==> flow/design.v <==
`timescale 1ns / 1ps
module RAM64 (
    input wire clk,
    input wire [15:0] in,
    input wire load,
    input wire [5:0] address,
    output reg [15:0] out
);
    reg [15:0] mem [0:65];
    always @(posedge clk) begin
        if (load)
            mem[address] <= in;
        out <= mem[address];   
    end
endmodule
* Step by step through the tools: RAM64 *
The steps from the RTL of RAM64 to its reports follow in flow order.
Line numbers count from 1 in the design file above.
Cell names lack the library's common part.
A cell with - has no value.

design
  top module = RAM64
  clock = clk
  standard-cell library = sky130hd
  corner = tt_025C_1v80

* Word-level counts *
Counts by Yosys on the flattened word-level netlist (proc, flatten, opt, wreduce; memories kept). Register bits leave out memories and registers merged into their read ports (data or address); mux counts leave out enables and synchronous resets folded into registers. Print and check cells are left out. Cells with the same type and inputs are merged into one.
Memory sizes are those after Yosys's memory passes, which may raise the word count (mostly to a power of two), join words into wider ones and drop unused or constant bits.

word-level totals
  flip-flop bits (word level) = 0
  bits in latches = 0
  bits in writable memories = 1056
  memory bits (read-only) = 0
  word width x clocked read ports = 16
  memories = 1
  input port bits = 24
  output and inout port bits = 16
  cells after elaboration = 4

memory list
  name  words  width  rd ports  wr ports  RTL line  text
  mem   66     16     1         1         9         reg [15:0] mem [0:65];

operators by class
  $add $sub $neg = 0
  multiply operators = 0
  divide/modulo/power cells = 0
  magnitude comparators = 0
  eq/ne operators = 0
  shift operators = 0
  multiplexer cells = 3
  bitwise logic cells = 0
  reduce/logical cells = 0

operator list
  kind               count
  16-bit 2-to-1 mux  1
  7-bit 2-to-1 mux   1
  1-bit 2-to-1 mux   1

* Depth *
Yosys ltp: most cells in a row. Word level: on the elaborated netlist, between registers, memories and ports. Mapped: between sequential cells and ports; inverters and the memories' decode and read muxes count.

depth
  depth in word-level cells = 1
  ABC_AREA = 0
  depth in mapped cells = 11
  depth with buffers taken out = 6

* Synthesis result *
The flow's flattened synthesis, as Yosys stat reports it; memories are mapped. The netlist is that of the ABC_AREA named above (0 if unset); the other value can give another one.

cell types
  cell type  count  area in all (µm²)
  edfxtp_1   1024   3.07E+04
  mux4_2     74     1.67E+03
  mux2i_1    103    1.03E+03
  a221oi_1   93     814.531
  a22oi_1    102    765.734
  mux2_2     56     630.605
  nor2_1     121    454.186
  nand2_1    92     345.331
  dfxtp_1    16     320.307
  a21oi_1    56     280.269
  o21ai_0    53     265.254
  buf_2      49     245.235
  buf_4      32     240.23
  o221ai_1   24     210.202
  o22ai_1    32     200.192
  a221o_1    19     190.182
  clkbuf_1   46     172.666
  a22o_1     15     131.376

Not listed: further types 44, cells in them 145.

mapped netlist
  standard cells after synthesis = 2152
  chip area (Yosys) = 39819.4 µm²
  sequential area = 31069.8 µm²
  flip-flops = 1040
  buffers = 141

* Timing after synthesis *
OpenSTA on the mapped netlist: ideal clock, no wires. The path of least setup slack (recovery checks aside). Input and output delay are each 20% of the period. Register names are those of the netlist, which keeps one name where synthesis merged equal registers.

timing post-synthesis
  path type = input port to flip-flop
  start point = input address[0]
  end point = memory mem[41][0]
  period = 3.09 ns
  external input delay = 0.618 ns
  data arrival time = 2.402 ns
  setup slack = 0.299 ns
  path delay = 2.172 ns
  stages = 7
  buffers on the path = 4
  period reached after synthesis = 2.791 ns

"path delay" = arrival - input delay + setup time.
"stages" counts driving pins, that of a launching flip-flop among them; a cell with two outputs on the path counts twice.
"period reached after synthesis" is the clock period less the worst setup slack; recovery checks do not enter. This is arithmetic on one report: input and output delays are still those of the set period (20% each).
The rows between start and end are the longest chain of elaborated cells between them; the timing report does not say that the signal goes this way. Where chains are equally long, one stands for them.
A line is the first line of the expression or statement that the cell stems from. Yosys adds cells for indexed reads and writes and turns some case tables into memories.

on the way, post-synthesis
  cell sequence = buf_6 buf_8 buf_8 nor3b_2 buf_2 nand2_1 nor2_1
  cells in the longest elaborated chain = 1
  elaborated cells on any way between the ends = 1
  those cells by class = mux (1)

RTL lines, path post-synthesis
  element             RTL line  text
  start: declaration  6         input wire [5:0] address,
  7-bit 2-to-1 mux    11        if (load)
  end: declaration    9         reg [15:0] mem [0:65];

* Timing after layout *
Path of least setup slack in the final report of stored run 1 (OpenROAD, finished layout, wires in). Where an end is a register, its clock arrival counts in the times.

timing post-layout
  path type = input port to flip-flop
  start point = input address[0]
  end point = register out[14]
  period = 4.82 ns
  external input delay = 0.96 ns
  data arrival time = 4.25 ns
  setup slack = 1.04 ns
  stages = 8
  buffers on the path = 2

on the way, post-layout
  cell sequence = buf_8 buf_12 nand2b_1 o22ai_1 a221oi_1 o221ai_1 nor3_1 o22ai_1

RTL lines, path post-layout
  element             RTL line  text
  start: declaration  6         input wire [5:0] address,
  end: declaration    7         output reg [15:0] out

No chain of elaborated cells between the ends is given.

==> results <==
Settings and measured results of 2 stored flow runs for module RAM64 (sky130hd), not sorted in any way. The constraints put input and output delay at 20% of the set period each and load the outputs with 0.01 pF.
"achieved clock period" = clock period - worst setup slack. The figure is calculated, with input and output delays left at 20% of the set period.
"worst setup path time" = time allowed to the worst setup path (clock period - input delay - output delay, where it has them) - its slack; a late launch clock adds to it, a late capture clock takes from it.
"total design power" is the tool's figure for a default switching activity; nothing was simulated.
A setting shown as n/a is not set for that run.

setting or result                          stored run 1             stored run 2
period_ns                                  4.82                     2.58
CAP_MARGIN                                 20                       15
CORE_MARGIN                                2                        4
CORE_UTILIZATION                           40                       39
SLEW_MARGIN                                20                       20
SETUP_SLACK_MARGIN                         n/a                      0.42
PLACE_DENSITY_LB_ADDON                     n/a                      0.01
HOLD_SLACK_MARGIN                          n/a                      -0.06
CELL_PAD_IN_SITES_DETAIL_PLACEMENT         n/a                      2
ABC_AREA                                   n/a                      0
GPL_TIMING_DRIVEN                          n/a                      0
CTS_CLUSTER_SIZE                           n/a                      67
MAX_ROUTING_LAYER                          n/a                      met4
setup total negative slack (ns)            0.000                    0.000
setup slack of the critical path (ns)      1.043                    0.200
netlist area reported by Yosys (µm²)       39819.4                  39819.4
achieved clock period (ns)                 3.777                    2.380
post-layout utilization (%)                46.3                     50.2
worst hold slack in the final report (ns)  0.600                    0.137
total design power (µW)                    19149                    37853
die footprint (µm²)                        102090.0                 107276.0
std-cell area (final layout) (µm²)         45618.8                  50533.5
worst setup path time (ns)                 2.81                     1.86
critical path type                         input port to flip-flop  input port to flip-flop
